==> flow/design.v <==
`timescale 1ns / 1ps
module FIFO #(  parameter DATA_BITWIDTH = 8,
                parameter ADDR_BITWIDTH = 4)  
            (   input clk, rstN, en, we,
                input[DATA_BITWIDTH-1:0] din,
                output reg[DATA_BITWIDTH-1:0] dout  );
    localparam DEPTH = 1 << ADDR_BITWIDTH;
    integer i; 
    reg[ADDR_BITWIDTH-1:0] wr_ptr;
    reg[ADDR_BITWIDTH-1:0] rd_ptr;
    reg[DATA_BITWIDTH-1:0] memory[0:DEPTH-1];
    wire full, empty;
    assign full = (wr_ptr - rd_ptr) == DEPTH ? 1'b1 : 1'b0;
    assign empty = (wr_ptr - rd_ptr) == 0 ? 1'b1 : 1'b0;
    always @(posedge clk, negedge rstN) begin
        if(!rstN) begin
            for(i = 0; i < DEPTH; i = i + 1) begin
                memory[i] <= 0;
            end
            wr_ptr <= 0;
            rd_ptr <= 0;
        end
        else begin
            case({en, we}) 
            2'b00 :;
            2'b01 : begin  
                        if(!full) begin
                            memory[wr_ptr] <= din;
                            wr_ptr <= wr_ptr + 1;
                        end
                    end
            2'b10 : begin  
                        if(!empty) begin
                            dout <= memory[rd_ptr];
                            rd_ptr <= rd_ptr + 1;
                        end
                    end
            2'b11 : begin  
                        if(!full) begin
                            memory[wr_ptr] <= din;
                            wr_ptr <= wr_ptr + 1;
                        end
                        if(!empty) begin
                            dout <= memory[rd_ptr];
                            rd_ptr <= rd_ptr + 1;
                        end
                    end
            endcase
        end
    end
endmodule
# == Reports on FIFO ==
# What the tools print for FIFO, step after step.
# Lines are those of the file above, counted from 1.
# Operators carry their Yosys type and port widths (W data, S select, Z words).
# Cell names lack the library's common part.
# Not given: --
# inputs
top,FIFO
clock_port,clk
lib,sky130hd
corner,tt_025C_1v80

# == After elaboration ==
# Source: Yosys, flattened and elaborated. Widths are those after wreduce. Registers that Yosys merges into a memory's read port (data or address) are not register bits. Print and check cells do not count.
# word_totals
ff_bits,144
inputBits,12
word_cells,157
# classes
mux,57
eq_ne,52
n_addsub,3
reduce_and_logical,26
# ops
operator,count
$mux W8,50
$pmux W8 S16,1
$eq A4 B4 Y1 const B,16
$reduce_and A3 Y1,17
$ne A2 B1 Y1 const B,16
$eq A32 B5 Y1 const B,1
$logic_not A32 Y1,1
$eq A4 B3 Y1 const B,8
$eq A4 B2 Y1 const B,4
$mux W4,4
$add A4 B1 Y4 const B,2
$eq A4 B1 Y1 const B,2
$logic_not A4 Y1,2
$sub A4 B4 Y5,1
$eq A2 B2 Y1 const B,2
$ne A2 B2 Y1 const B,2
$reduce_and A2 Y1,2
$reduce_bool A2 Y1,2
$reduce_or A2 Y1,2
$eq A2 B1 Y1 const B,1
$mux W1,2

# == Longest topological paths ==
# Longest topological path by Yosys (ltp), each cell counted once; first at word level (registers and memories cut), then after technology mapping (sequential cells cut; the memories' decode and read muxes count).
# logic_depth
depth_word,5
ABC_AREA,1
depth_mapped,11
ltp_nobuf,10

# == Netlist ==
# Yosys stat after the flow's synthesis: flattened, memories mapped to cells. It holds for the ABC_AREA given above (unset counts as 0); a run with the other value may have another netlist.
# by_type
type,count,area_total_um2
dfrtp_1,136,3.4E+03
nand2_1,237,889.603
o21ai_0,103,515.494
nand4_1,65,406.64
nor2_1,80,300.288
edfxtp_1,8,240.23
nand3_1,46,230.221
ha_1,12,150.144
buf_2,27,135.13
a21oi_1,25,125.12
inv_1,32,120.115
clkbuf_1,22,82.579
o21ai_1,10,50.048
xor2_1,5,43.792
nor2_2,6,37.536
nor2_4,3,33.782
nand2_2,2,12.512
buf_6,1,11.261
# Other cell types: 3; their cells: 6.
# synth_totals
cell_count,826
synth_area_um2,6814.0
seq_area_um2,3643.5
ffs,144

# == Worst setup path after synthesis ==
# Path of least setup slack by OpenSTA after synthesis, without wires, with an ideal clock, recovery checks aside; 20% of the period is set as input and as output delay. Where synthesis merged equal registers, the netlist keeps one of their names.
# synth_timing
path_type,reg-to-reg
startpoint,reg rd_ptr[3]
endpoint,reg dout[0]
path_slack_ps,960
launch_ps,0
required_time_ps,2799
arrival_ps,1839
driving_pins,10
delay_ps,2210
path_buffers,2
period_ps,3170
period_less_setup_slack_ps,2210
# "delay_ps" = arrival - input delay + setup time.
# "driving_pins": output pins that drive a net of the path, with the launching flip-flop's if there is one; two outputs of one cell count as two.
# "period_less_setup_slack_ps" is the clock period less the worst setup slack; recovery checks do not enter. This is arithmetic on one report: input and output delays are still those of the set period (20% each).
# Between the ends stands the longest chain of elaborated cells between them, by number of cells; it is not shown to be the way that was timed. Of several equally long chains one is given.
# A line is the first line of the expression or statement that the cell stems from. Yosys adds cells for indexed reads and writes and turns some case tables into memories.
# A register here has more assigning lines than the two given.
# Only ways into the end's enable, where the timed path ends, are counted here.
# synth_between
cell_sequence,dfrtp_1 -> buf_4 -> inv_2 -> buf_2 -> ha_1 -> a21oi_1 -> nor2_1 -> nand3_1 -> nand2_1 -> nor2_1
elab_chain_len,5
cone_cells,5
# synth_lines
item,line,rtl
from (decl),10,reg[ADDR_BITWIDTH-1:0] rd_ptr;
from (assign),35,rd_ptr <= rd_ptr + 1;
from (assign),45,rd_ptr <= rd_ptr + 1;
$sub A4 B4 Y5,14,assign empty = (wr_ptr - rd_ptr) == 0 ? 1'b1 : 1'b0;
$logic_not A32 Y1,14,
$mux W1,14,
$ne A2 B2 Y1,--,
$reduce_and A3 Y1,--,
to (assign),34,dout <= memory[rd_ptr];
to (assign),44,dout <= memory[rd_ptr];
to (decl),6,output reg[DATA_BITWIDTH-1:0] dout  );

# == Path in the finished layout ==
# From the final timing report of run 2: the path of least setup slack in the routed layout; clock arrival at registers is part of the times.
# The path's times are printed in steps of 10 ps; the period is the one set.
# layout_timing
path_type,reg-to-reg
startpoint,reg rd_ptr[0]
endpoint,reg dout[1]
path_buffers,3
required_time_ps,1770
path_slack_ps,-200
period_ps,1620
driving_pins,12
arrival_ps,1960
launch_ps,430
# Between the ends stands the longest chain of elaborated cells between them, by number of cells; it is not shown to be the way that was timed. Of several equally long chains one is given.
# A register here has more assigning lines than the two given.
# Only ways into the end's enable, where the timed path ends, are counted here.
# layout_between
cell_sequence,dfrtp_1 -> buf_4 -> buf_4 -> ha_1 -> inv_1 -> nor2_1 -> nand2_1 -> nand2_2 -> nand3_4 -> nand2_4 -> nor2_4 -> buf_12
elab_chain_len,5
cone_cells,5
# layout_lines
item,line,rtl
from (decl),10,reg[ADDR_BITWIDTH-1:0] rd_ptr;
from (assign),35,rd_ptr <= rd_ptr + 1;
from (assign),45,rd_ptr <= rd_ptr + 1;
$sub A4 B4 Y5,14,assign empty = (wr_ptr - rd_ptr) == 0 ? 1'b1 : 1'b0;
$logic_not A32 Y1,14,
$mux W1,14,
$ne A2 B2 Y1,--,
$reduce_and A3 Y1,--,
to (assign),34,dout <= memory[rd_ptr];
to (assign),44,dout <= memory[rd_ptr];
to (decl),6,output reg[DATA_BITWIDTH-1:0] dout  );

Stored flow runs of FIFO (2 of them; Yosys, OpenROAD, sky130hd). They differ in their settings and are not a sequence. Constraints: input delay and output delay 20% of the set period each, output load 0.01 pF.
"timing.achieved_period_ps" = clock period - worst setup slack. The figure is calculated, with input and output delays left at 20% of the set period.
"worst_path_ps" is the time allowed to the run's worst setup path (the clock period less input and output delay, where it has them) less its slack. Clock arrival times count: a late capture clock shortens it, a late launch clock lengthens it.
"totalPower_uw" rests on the timing tool's default activity at the inputs, not on a simulated workload.
"worst_path_ps" is given in steps of 10 ps.

Run 1, flow files:
==> flow/run.sh <==
#!/bin/bash
# the make line also repeats the synthesis and layout settings of config.mk as NAME=value (left out here)
make -C /OpenROAD-flow-scripts/flow DESIGN_CONFIG=/design/flow/config.mk WORK_HOME=/design/flow/orfs CLKGATE_MAP_FILE= finish
==> flow/config.mk <==
export PLATFORM = sky130hd
export DESIGN_NAME = FIFO
export DESIGN_NICKNAME = FIFO
export VERILOG_FILES = /design/flow/design.v
export SDC_FILE = /design/flow/constraint.sdc
export NUM_CORES = 4
export LEC_CHECK = 0
export ABC_AREA = 0
export CAP_MARGIN = 20
export CELL_PAD_IN_SITES_DETAIL_PLACEMENT = 2
export CELL_PAD_IN_SITES_GLOBAL_PLACEMENT = 1
export CORE_MARGIN = 2
export CORE_UTILIZATION = 50
export CTS_CLUSTER_SIZE = 37
export GPL_TIMING_DRIVEN = 0
export MAX_ROUTING_LAYER = met4
export PLACE_DENSITY_LB_ADDON = 0.16
export SLEW_MARGIN = 20
export TNS_END_PERCENT = 60
==> flow/constraint.sdc <==
create_clock -name core_clock -period 2.14 [get_ports {clk}]
set_input_delay 0.4280 -clock core_clock [delete_from_list [all_inputs] [get_ports {clk}]]
set_output_delay 0.4280 -clock core_clock [all_outputs]
set_load 0.01 [all_outputs]

Run 1: no results, clock tree synthesis failed with DPL-0033

Run 2, flow files:
==> flow/run.sh <==
#!/bin/bash
# the make line also repeats the synthesis and layout settings of config.mk as NAME=value (left out here)
make -C /OpenROAD-flow-scripts/flow DESIGN_CONFIG=/design/flow/config.mk WORK_HOME=/design/flow/orfs CLKGATE_MAP_FILE= finish
==> flow/config.mk <==
export PLATFORM = sky130hd
export DESIGN_NAME = FIFO
export DESIGN_NICKNAME = FIFO
export VERILOG_FILES = /design/flow/design.v
export SDC_FILE = /design/flow/constraint.sdc
export NUM_CORES = 4
export LEC_CHECK = 0
export ABC_AREA = 1
export CAP_MARGIN = 30
export CORE_MARGIN = 4
export CORE_UTILIZATION = 19
export CTS_CLUSTER_DIAMETER = 350
export CTS_CLUSTER_SIZE = 19
export MAX_ROUTING_LAYER = met5
export MIN_ROUTING_LAYER = met1
export PLACE_DENSITY_LB_ADDON = 0.1
export SLEW_MARGIN = 20
==> flow/constraint.sdc <==
create_clock -name core_clock -period 1.62 [get_ports {clk}]
set_input_delay 0.3240 -clock core_clock [delete_from_list [all_inputs] [get_ports {clk}]]
set_output_delay 0.3240 -clock core_clock [all_outputs]
set_load 0.01 [all_outputs]

==> results of run 2, as CSV <==
result,value
total_negative_slack_ps,-3356
finish.utilization_pct,26.6
worst_path_ps,1820
critical_path_kind,"reg-to-reg"
worstSetupSlack_ps,-198
totalPower_uw,18731
cell_area_final_um2,9439.0
timing.achieved_period_ps,1818
design_die_area_um2,38956.9
synth_area_um2,6814.0
